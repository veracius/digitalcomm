==> flow/design.v <==
`timescale 1ns/100ps  
module sequencer
   #( parameter BITS_WIDTH =  5,
      parameter PRBS_SIZE  = 32,
      parameter PRBS_SEED  = 32'b1011_0101_0101_0011_1000_1100_1001_1111)  
   (  input clk, rst,
      output [BITS_WIDTH-1:0] data
   );
   reg [PRBS_SIZE-1:0] prbs_reg;
   always @(posedge clk) begin: sequencer_proc
      if(rst == 1'b1) begin
         prbs_reg <= PRBS_SEED;
      end else begin
         prbs_reg[PRBS_SIZE-2:0] <=  prbs_reg[PRBS_SIZE-1:1];              
         prbs_reg[PRBS_SIZE-1]   <= (prbs_reg[31] ^ prbs_reg[28]) ^ 1'b1;  
      end
   end
   assign data = prbs_reg[BITS_WIDTH-1:0];
endmodule
# Step by step through the tools: sequencer
# Tool output for the design above, in the order of the flow.
# Lines are those of the file above, counted from 1.
# Operators carry their Yosys type and port widths (W data, S select, Z words).
inputs:
  top_module: "sequencer"
  clock_port: "clk"
  lib: "sky130hd"
  corner: "tt_025C_1v80"

# Elaborated design
# Counts by Yosys on the flattened word-level netlist (proc, flatten, opt, wreduce; memories kept). Register bits leave out memories and registers merged into their read ports (data or address); mux counts leave out enables and synchronous resets folded into registers. Print and check cells are left out. Cells with the same type and inputs are merged into one.
bits:
  register_bits: 32
  input_bits: 2
  output_inout_bits: 5
  word_cells: 4
classes:
  bitwise: 2
ops:
  columns: ["cell", "n"]
  rows:
  - ["$xor A1 B1 Y1", 1]
  - ["$not A1 Y1", 1]

# Logic depth
# Depth = most cells in a row (Yosys ltp): at word level without a register or memory, in the mapped netlist without a sequential cell, where the memories' decode and read muxes count.
logic_depth:
  word_depth: 2
  ABC_AREA: 0
  ltp_mapped: 2
  depth_no_buf: 2

# After synthesis
# Source: synth_stat.txt of the flow (Yosys; design flattened, memories mapped). It holds for the ABC_AREA given above (unset counts as 0); a run with the other value may have another netlist.
# Totals and module areas in this step are rounded.
by_type:
  columns: ["type", "n", "area_total_um2"]
  rows:
  - ["sky130_fd_sc_hd__dfxtp_1", 32, 640.614]
  - ["sky130_fd_sc_hd__or2_1", 17, 106.352]
  - ["sky130_fd_sc_hd__nor2b_1", 14, 87.584]
  - ["sky130_fd_sc_hd__buf_4", 6, 45.043]
  - ["sky130_fd_sc_hd__buf_6", 2, 22.522]
  - ["sky130_fd_sc_hd__xor2_1", 1, 8.758]
  - ["sky130_fd_sc_hd__nand2b_1", 1, 6.256]
synth_totals:
  stdcells: 73
  synth_area_um2: 917
  flip_flops: 32
  buf_cells: 8

# Path before layout
# Path of least setup slack by OpenSTA after synthesis, without wires, with an ideal clock, recovery checks aside; 20% of the period is set as input and as output delay. Where synthesis merged equal registers, the netlist keeps one of their names.
synth_timing:
  path_kind: "flip-flop to flip-flop"
  start: "reg prbs_reg[31]"
  end: "reg prbs_reg[31]"
  period_ns: 0.745
  setup_time_ns: 0.117
  t_first_pin_ns: 0.000
  arrival_ns: 0.500
  path_slack_ns: 0.128
  delay_ns: 0.617
  path_stages: 3
  path_buffers: 0
  period_less_setup_slack_ns: 0.617
# "delay_ns" = arrival - input delay + setup time.
# "path_stages" counts driving pins, that of a launching flip-flop among them; a cell with two outputs on the path counts twice.
# "period_less_setup_slack_ns" = period - worst setup slack (recovery checks aside). The figure is calculated, with input and output delays left at 20% of the set period.
# The rows between start and end are the longest chain of elaborated cells between them; the timing report does not say that the signal goes this way. Where chains are equally long, one stands for them.
# Each line given opens the expression or statement behind the cell; cells for indexed reads and writes are added by Yosys, which also makes memories of some case tables.
synth_between:
  cell_sequence: "sky130_fd_sc_hd__dfxtp_1 -> sky130_fd_sc_hd__xor2_1 -> sky130_fd_sc_hd__nand2b_1"
  elab_chain_len: 2
  cone_cells: 2
  cone_lines: 1
  classes_between: "logic: 2"
synth_lines:
  columns: ["element", "line", "source"]
  rows:
  - ["start, declared", 9, "reg [PRBS_SIZE-1:0] prbs_reg;"]
  - ["start, assigned", 12, "prbs_reg <= PRBS_SEED;"]
  - ["start, assigned", 15, "prbs_reg[PRBS_SIZE-1]   <= (prbs_reg[31] ^ prbs_reg[28]) ^ 1'b1;"]
  - ["$xor A1 B1 Y1", 15, null]
  - ["$not A1 Y1", null, null]
  - ["end, assigned", 12, null]
  - ["end, assigned", 15, null]
  - ["end, declared", 9, null]

# Worst path after layout
# From the final timing report of stored run 1: the path of least setup slack in the routed layout; clock arrival at registers is part of the times.
layout_timing:
  path_kind: "flip-flop to output port"
  start: "reg prbs_reg[4]"
  end: "out data[4]"
  period_ns: 0.478
  output_delay_ns: 0.10
  t_first_pin_ns: 0.27
  arrival_ns: 0.70
  path_slack_ns: -0.32
  path_stages: 2
  path_buffers: 1
layout_between:
  cell_sequence: "sky130_fd_sc_hd__dfxtp_2 -> sky130_fd_sc_hd__buf_6"
  elab_chain_len: 0
  cone_cells: 0
  cone_lines: 0
layout_lines:
  columns: ["element", "line", "source"]
  rows:
  - ["start, declared", 9, "reg [PRBS_SIZE-1:0] prbs_reg;"]
  - ["start, assigned", 12, "prbs_reg <= PRBS_SEED;"]
  - ["start, assigned", 14, "prbs_reg[PRBS_SIZE-2:0] <=  prbs_reg[PRBS_SIZE-1:1];"]
  - ["end, declared", 7, "output [BITS_WIDTH-1:0] data"]

Wiki page: sequencer / flow data

Below are 2 stored runs of the flow (Yosys, OpenROAD; platform sky130hd) on sequencer, each with its settings and what was measured, unordered. Constraints: input delay and output delay 20% of the set period each, output load 0.01 pF.
"clock_period_reached_ns" means the clock period less the worst setup slack. The figure is calculated, with input and output delays left at 20% of the set period.
By "total_power_mw" is meant OpenSTA's value without simulated activity: inputs other than the clock are taken to toggle once in ten clock periods, and the tool carries that through the logic.
Results are given in rounded form.

--- stored run 1 ---
==> flow/run.sh <==
#!/bin/bash
# the make line also repeats the synthesis and layout settings of config.mk as NAME=value (left out here)
make -C /OpenROAD-flow-scripts/flow DESIGN_CONFIG=/design/flow/config.mk WORK_HOME=/design/flow/orfs CLKGATE_MAP_FILE= finish
==> flow/config.mk <==
export PLATFORM = sky130hd
export DESIGN_NAME = sequencer
export DESIGN_NICKNAME = sequencer
export VERILOG_FILES = /design/flow/design.v
export SDC_FILE = /design/flow/constraint.sdc
export NUM_CORES = 4
export LEC_CHECK = 0
export CAP_MARGIN = 0
export CELL_PAD_IN_SITES_GLOBAL_PLACEMENT = 3
export CORE_MARGIN = 2
export CORE_UTILIZATION = 18
export CTS_CLUSTER_SIZE = 23
export GPL_ROUTABILITY_DRIVEN = 1
export MIN_ROUTING_LAYER = met1
export PLACE_DENSITY_LB_ADDON = 0.23
export SETUP_SLACK_MARGIN = 0.04
export SLEW_MARGIN = 25
==> flow/constraint.sdc <==
create_clock -name core_clock -period 0.478 [get_ports {clk}]
set_input_delay 0.0956 -clock core_clock [delete_from_list [all_inputs] [get_ports {clk}]]
set_output_delay 0.0956 -clock core_clock [all_outputs]
set_load 0.01 [all_outputs]

==> results, as YAML <==
results:
  clock_period_reached_ns: 0.799
  timing.setup.ws_ns: -0.321
  synth_area_um2: 917
  total_power_mw: 5.25
  finalUtil_pct: 24.7
  final_stdcell_area_um2: 1190
  die_um2: 5680

--- stored run 2 ---
==> flow/run.sh <==
#!/bin/bash
# the make line also repeats the synthesis and layout settings of config.mk as NAME=value (left out here)
make -C /OpenROAD-flow-scripts/flow DESIGN_CONFIG=/design/flow/config.mk WORK_HOME=/design/flow/orfs CLKGATE_MAP_FILE= finish
==> flow/config.mk <==
export PLATFORM = sky130hd
export DESIGN_NAME = sequencer
export DESIGN_NICKNAME = sequencer
export VERILOG_FILES = /design/flow/design.v
export SDC_FILE = /design/flow/constraint.sdc
export NUM_CORES = 4
export LEC_CHECK = 0
export ABC_AREA = 1
export CAP_MARGIN = 35
export CELL_PAD_IN_SITES_GLOBAL_PLACEMENT = 0
export CORE_MARGIN = 2
export CORE_UTILIZATION = 39
export CTS_CLUSTER_SIZE = 88
export GPL_ROUTABILITY_DRIVEN = 1
export GPL_TIMING_DRIVEN = 1
export MIN_ROUTING_LAYER = met1
export PLACE_DENSITY_LB_ADDON = 0.19
export SLEW_MARGIN = 40
==> flow/constraint.sdc <==
create_clock -name core_clock -period 0.379 [get_ports {clk}]
set_input_delay 0.0758 -clock core_clock [delete_from_list [all_inputs] [get_ports {clk}]]
set_output_delay 0.0758 -clock core_clock [all_outputs]
set_load 0.01 [all_outputs]

==> results, as YAML <==
results:
  clock_period_reached_ns: 0.836
  timing.setup.ws_ns: -0.457
  synth_area_um2: 936
  total_power_mw: 6.07
  finalUtil_pct: 49.5
  final_stdcell_area_um2: 1100
  die_um2: 2810
